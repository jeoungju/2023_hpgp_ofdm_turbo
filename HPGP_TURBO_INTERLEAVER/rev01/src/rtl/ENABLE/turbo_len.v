==> flow/design.v <==
`timescale 1ps/1ps
module gen_en (
    input           clk,
    input           n_rst,
    input           din_vld,  
    input  [11:0]   len_l,
    output [11:0]   enable,  
    output [11:0]   pb_offset,
    output          dout_vld
);
    parameter       STATE_LEN = 2;
    parameter       ADDRESS = 12;
    localparam      IDLE = 2'h0;
    localparam      START = 2'h1;
    localparam      CHECK = 2'h2;
    localparam      REQUEST = 2'h3;
    reg [STATE_LEN-1 : 0]  state, n_state;
    reg [ADDRESS-1 : 0]    cnt_id;
    reg [ADDRESS-1 : 0]    cnt_en;
    wire [ADDRESS-1 : 0]   pb_16, pb_136, pb_520;
    assign pb_16 = 12'h000;  
    assign pb_136 = 12'h040;  
    assign pb_520 = 12'h260;  
    wire [ADDRESS-1 : 0]   pb_3;
    assign pb_3 = 12'h000;
    always @(posedge clk or negedge n_rst) begin
        if(!n_rst) begin
            state <= IDLE;
        end
        else begin
            state <= n_state;
        end
    end
    reg [12:0] len_l_d;
    always @(posedge clk or negedge n_rst) begin
        if (!n_rst) begin
            len_l_d <= 12'h000;
        end
        else begin
            len_l_d <= len_l;
        end
    end
    always @(*)
        case (state)
            IDLE    : n_state = (din_vld == 1'b1) ? START : state;
            START   : n_state = (cnt_en + 12'h1 == len_l) ? CHECK : state;
            CHECK   : n_state = REQUEST;
            REQUEST : n_state = (cnt_en + 12'h1 == len_l) ? IDLE : state;
            default: n_state = IDLE;
        endcase
    always @(posedge clk or negedge n_rst) begin
        if (!n_rst) begin
            cnt_id <= {(ADDRESS){1'b0}};
        end
        else if (len_l == 12'h040) begin  
            cnt_id <= pb_16;
        end
        else if (len_l == 12'h220) begin  
            cnt_id <= pb_136;
        end
        else if (len_l == 12'h820) begin  
            cnt_id <= pb_520;
        end
        else if (len_l == 12'h00a) begin  
            cnt_id <= pb_3;
        end
        else begin
            cnt_id <= {(ADDRESS){1'b0}};
        end
    end
    always @(posedge clk or negedge n_rst) begin
        if (!n_rst) begin
            cnt_en <= {(ADDRESS){1'b0}};
        end
        else if (state == START) begin
            cnt_en <= cnt_en + 12'h001;
        end
        else if (state == CHECK) begin
            cnt_en <= {(ADDRESS){1'b0}};
        end
        else if (state == REQUEST) begin
            cnt_en <= cnt_en + 12'h001;
        end
        else begin
            cnt_en <= {(ADDRESS){1'b0}};
        end
    end
    reg wen_d;
    always @(posedge clk or negedge n_rst) begin
        if (!n_rst) begin
            wen_d <= 1'b0;
        end
        else begin
            wen_d <= ((din_vld == 1'b1) || (cnt_en + 12'h1 < len_l) && (state == START)) ? 1'b1 : 1'b0;
        end
    end
    assign enable = cnt_en;
    assign pb_offset = cnt_id;
    assign dout_vld = wen_d;
endmodule
`timescale 1ps/1ps
module pb_encoder (
    input clk,
    input n_rst,
    input [1:0] pb_size,
    output [11:0] len_l
);
    localparam PB_3 = 2'h3;  
    localparam PB_16 = 2'h0;
    localparam PB_136 = 2'h1;
    localparam PB_520 = 2'h2;
    reg [12:0] l;
    always @(posedge clk or negedge n_rst) begin
        if(!n_rst) begin
            l <= 12'h000;
        end
        else begin
            if(pb_size == PB_3) begin
                l <= 12'h00a;  
            end
            else if(pb_size == PB_16) begin
                l <= 12'h040;  
            end
            else if(pb_size == PB_136) begin
                l <= 12'h220;  
            end
            else if(pb_size == PB_520) begin
                l <= 12'h820;  
            end
            else begin
                l <= 12'h000;
            end
        end
    end
    reg [12:0] len_l_d;
    always @(posedge clk or negedge n_rst) begin
        if (!n_rst) begin
            len_l_d <= 12'h000;
        end
        else begin
            len_l_d <= l;
        end
    end
    assign len_l = len_l_d;
endmodule
`timescale 1ps/1ps
module turbo_len (
    input clk,
    input n_rst,
    input din_vld,
    input [1:0] pb_size,
    output [11:0] enable,
    output [11:0] pb_offset,
    output dout_vld
);
    wire [11:0] len_l;
    pb_encoder dut_pb_encoder(
        .clk(clk),
        .n_rst(n_rst),
        .pb_size(pb_size),
        .len_l(len_l)
    );
    gen_en dut_gen_en(
        .clk(clk),
        .n_rst(n_rst),
        .din_vld(din_vld),
        .len_l(len_l),
        .enable(enable),
        .pb_offset(pb_offset),
        .dout_vld(dout_vld)
    );
endmodule
## Reports on turbo_len

The steps from the RTL of turbo_len to its reports follow in flow order.
Line numbers count from 1 in the design file above.
Operators: Yosys type, input widths -> output width; for muxes data width and select width s.
Library cell names are shortened.
Not given: -

| inputs | value |
|---|---|
| top | turbo_len |
| clock | clk |
| standard-cell library | sky130hd |
| library corner | tt_025C_1v80 |

## Word-level counts

Yosys after proc, flatten, opt, wreduce and memory -nomap, before mapping. Memory bits, and registers merged into a memory's read port (data or address), are not among the register bits. Print and check cells are not counted. Equal cells are merged and count once.

| bit counts | value |
|---|---|
| bits in registers | 51 |
| input port bits | 5 |
| output and inout bits | 25 |
| word-level cells | 41 |

| cells by class | value |
|---|---|
| add/sub/neg operators | 1 |
| magnitude comparators | 1 |
| eq/ne operators | 13 |
| multiplexer cells | 15 |
| reduce/logical cells | 5 |

Operators with widths:

| kind | count |
|---|---|
| $mux 12 | 9 |
| $add 12x1->12 const B | 1 |
| $eq 12x10->1 const B | 1 |
| $lt 12x12->1 | 1 |
| $eq 12x12->1 | 1 |
| $eq 12x12->1 const B | 1 |
| $eq 12x7->1 const B | 1 |
| $mux 10 | 1 |
| $eq 2x2->1 const B | 4 |
| $pmux 2 s4 | 1 |
| $mux 2 | 3 |
| $eq 2x1->1 const B | 2 |
| $ne 2x1->1 const B | 2 |
| $logic_not 2->1 | 2 |
| $reduce_and 3->1 | 1 |
| $ne 2x2->1 const B | 1 |
| $logic_and 1x1->1 | 1 |
| $logic_or 1x1->1 | 1 |
| $mux 1 | 1 |

## Logic depth

Depth = most cells in a row (Yosys ltp): at word level without a register or memory, in the mapped netlist without a sequential cell, where the memories' decode and read muxes count.

| logic depth | value |
|---|---|
| depth in word-level cells | 5 |
| ABC_AREA | 0 |
| mapped depth | 10 |
| depth with buffers taken out | 10 |

## Mapped cells and area

The flow's flattened synthesis, as Yosys stat reports it; memories are mapped. The netlist is that of the ABC_AREA named above (0 if unset); the other value can give another one.

| synthesis totals | value |
|---|---|
| cells in the netlist | 136 |
| cell area after synthesis | 0.0014201 mm² |
| sequential part of the area | 0.0007269 mm² |
| mapped flip-flops | 29 |
| buffers | 12 |

Cells by type:

| type | count | total area (µm²) |
|---|---|---|
| dfrtp_1 | 28 | 700.672 |
| ha_1 | 11 | 137.632 |
| buf_4 | 10 | 75.072 |
| nor2_1 | 18 | 67.565 |
| xnor2_1 | 7 | 61.309 |
| inv_1 | 14 | 52.55 |
| xor2_1 | 4 | 35.034 |
| nand3_1 | 6 | 30.029 |
| dfstp_2 | 1 | 26.275 |
| nor2b_1 | 4 | 25.024 |
| nand2_1 | 5 | 18.768 |
| nand4_1 | 3 | 18.768 |
| a22o_1 | 2 | 17.517 |
| nor3_1 | 3 | 15.014 |
| o211ai_1 | 2 | 15.014 |
| nand3_2 | 1 | 10.01 |
| a2111oi_0 | 1 | 8.758 |
| a211o_1 | 1 | 8.758 |

Not listed: further types 14, cells in them 15.
The figures by module come from a second, unflattened synthesis with its own total; it is not the netlist above.

| second synthesis, totals | value |
|---|---|
| cells (unflattened synthesis) | 152 |
| area total of the unflattened synthesis | 0.001599 mm² |

Each row is one instance without its submodules.

By module:

| module | times used | cells | area (mm²) | seq. area (mm²) |
|---|---|---|---|---|
| gen_en | 1 | 128 | 0.0012349 | 0.0004767 |
| pb_encoder | 1 | 24 | 0.0003641 | 0.0002502 |
| turbo_len | 1 | 0 | 0 | 0 |

## Timing after synthesis

Source: OpenSTA report_checks on the synthesized netlist (no wires, ideal clock, input and output delay 20% of the period each), path of least setup slack; recovery checks are left aside. Register names are those of the netlist, which keeps one name where synthesis merged equal registers.

| path after synthesis | value |
|---|---|
| path kind | register -> register |
| start | register dut_gen_en.cnt_en[4] |
| end | register dut_gen_en.state |
| clock period | 2.34 ns |
| setup time | 0.119 ns |
| launch time at the first pin | 0.000 ns |
| arrival time | 1.935 ns |
| required time | 2.221 ns |
| path slack | 0.286 ns |
| path delay | 2.054 ns |
| driving pins on the path | 10 |
| buffers on the path | 1 |
| period reached after synthesis | 2.054 ns |

"path delay" = arrival - input delay + setup time.
"driving pins on the path": output pins that drive a net of the path, with the launching flip-flop's if there is one; two outputs of one cell count as two.
"period reached after synthesis" is the clock period less the worst setup slack; recovery checks do not enter. This is arithmetic on one report: input and output delays are still those of the set period (20% each).
Where an end lacks its bit number, it is one bit of the signal, or one of the new flip-flops if synthesis recoded a state register.
A register here has more assigning lines than the two given.

| on the way, after synthesis | value |
|---|---|
| cells stage by stage | dfrtp_1 > clkbuf_1 > nand4_1 > nor3_1 > xor2_1 > ha_1 > nand2_1 > a21oi_2 > and4_1 > and2_1 |

Ends and longest elaborated chain, after synthesis:

| what | line | source |
|---|---|---|
| start: declaration | 19 | `reg [ADDRESS-1 : 0]    cnt_en;` |
| start: assignment | 76 | `cnt_en <= cnt_en + 12'h001;` |
| start: assignment | 82 | `cnt_en <= cnt_en + 12'h001;` |
| end: assignment | 28 | `state <= IDLE;` |
| end: assignment | 31 | `state <= n_state;` |
| end: declaration | 17 | `reg [STATE_LEN-1 : 0]  state, n_state;` |

Chain of elaborated cells between the ends: none given.

## Worst path after layout

Path of least setup slack in the final report of flow run B (OpenROAD, finished layout, wires in). Where an end is a register, its clock arrival counts in the times.

| path post-layout | value |
|---|---|
| path kind | register -> register |
| start | register dut_gen_en.cnt_en[4] |
| end | register dut_gen_en.state |
| clock period | 1.46 ns |
| setup time | 0.10 ns |
| launch time at the first pin | 0.33 ns |
| arrival time | 2.35 ns |
| required time | 1.69 ns |
| path slack | -0.66 ns |
| driving pins on the path | 11 |
| buffers on the path | 1 |

Where an end lacks its bit number, it is one bit of the signal, or one of the new flip-flops if synthesis recoded a state register.
Between the ends stands the longest chain of elaborated cells between them, by number of cells; it is not shown to be the way that was timed. Of several equally long chains one is given.
Each line given opens the expression or statement behind the cell; cells for indexed reads and writes are added by Yosys, which also makes memories of some case tables.
A register here has more assigning lines than the two given.

| on the way, post-layout | value |
|---|---|
| cells stage by stage | dfrtp_1 > buf_8 > nand4_1 > nor2_1 > nand2_1 > xnor2_1 > ha_1 > nand2_1 > a21oi_2 > nand4_1 > a22o_1 |
| length of the longest elaborated chain | 4 |
| elaborated cells on any way between the ends | 8 |
| those cells by class | add/sub: 1; eq/ne: 3; mux: 3; reduce/logical: 1 |

Ends and longest elaborated chain, post-layout:

| what | line | source |
|---|---|---|
| start: declaration | 19 | `reg [ADDRESS-1 : 0]    cnt_en;` |
| start: assignment | 76 | `cnt_en <= cnt_en + 12'h001;` |
| start: assignment | 82 | `cnt_en <= cnt_en + 12'h001;` |
| $add 12x1->12 | 48 | `REQUEST : n_state = (cnt_en + 12'h1 == len_l) ? IDLE : state;` |
| $eq 12x12->1 | 48 |  |
| $mux 2 | 48 |  |
| $pmux 2 s4 | 44 | `case (state)` |
| end: assignment | 28 | `state <= IDLE;` |
| end: assignment | 31 | `state <= n_state;` |
| end: declaration | 17 | `reg [STATE_LEN-1 : 0]  state, n_state;` |

==> runs of turbo_len <==
Module turbo_len, platform sky130hd: 2 stored runs of the flow (Yosys, OpenROAD) with differing settings, in no particular order. Input and output delays are each 20% of the period that was set; the output load is 0.01 pF.
"critical setup path time": the worst setup path's part of the clock period (all of it between registers, 20% less for each end at a port) less its slack. A launch clock that arrives late makes it longer, a capture clock that arrives late makes it shorter.

#### Flow run A

| setting | value |
|---|---|
| period_ns | `2.47` |
| CORE_UTILIZATION | `63` |
| PLACE_DENSITY | `0.36` |
| CELL_PAD_IN_SITES_GLOBAL_PLACEMENT | `3` |
| ABC_AREA | `0` |
| GPL_TIMING_DRIVEN | `0` |
| CTS_CLUSTER_SIZE | `80` |
| CAP_MARGIN | `20` |
| CORE_MARGIN | `2` |
| SLEW_MARGIN | `20` |

Did not finish, placement stopped with GPL-0301.

#### Flow run B

| setting | value |
|---|---|
| period_ns | `1.46` |
| CORE_UTILIZATION | `53` |
| PLACE_DENSITY_LB_ADDON | `0.2` |
| CORE_MARGIN | `3` |
| CELL_PAD_IN_SITES_GLOBAL_PLACEMENT | `1` |
| TNS_END_PERCENT | `75` |
| ABC_AREA | `0` |
| GPL_TIMING_DRIVEN | `0` |
| GPL_ROUTABILITY_DRIVEN | `0` |
| CTS_CLUSTER_SIZE | `13` |
| CTS_CLUSTER_DIAMETER | `318` |
| SLEW_MARGIN | `30` |
| MIN_ROUTING_LAYER | `met2` |
| CAP_MARGIN | `20` |

| result | value |
|---|---|
| final worst hold slack | 0.353 ns |
| post-route utilization | 0.786 |
| netlist area reported by Yosys | 0.0014201 mm² |
| standard-cell area after routing | 0.0019832 mm² |
| total die area | 0.0033368 mm² |
| critical setup path time | 2.12 ns |
| class of the worst setup path | register -> register |
| post-route setup TNS | -3.170 ns |
| lowest setup slack | -0.661 ns |
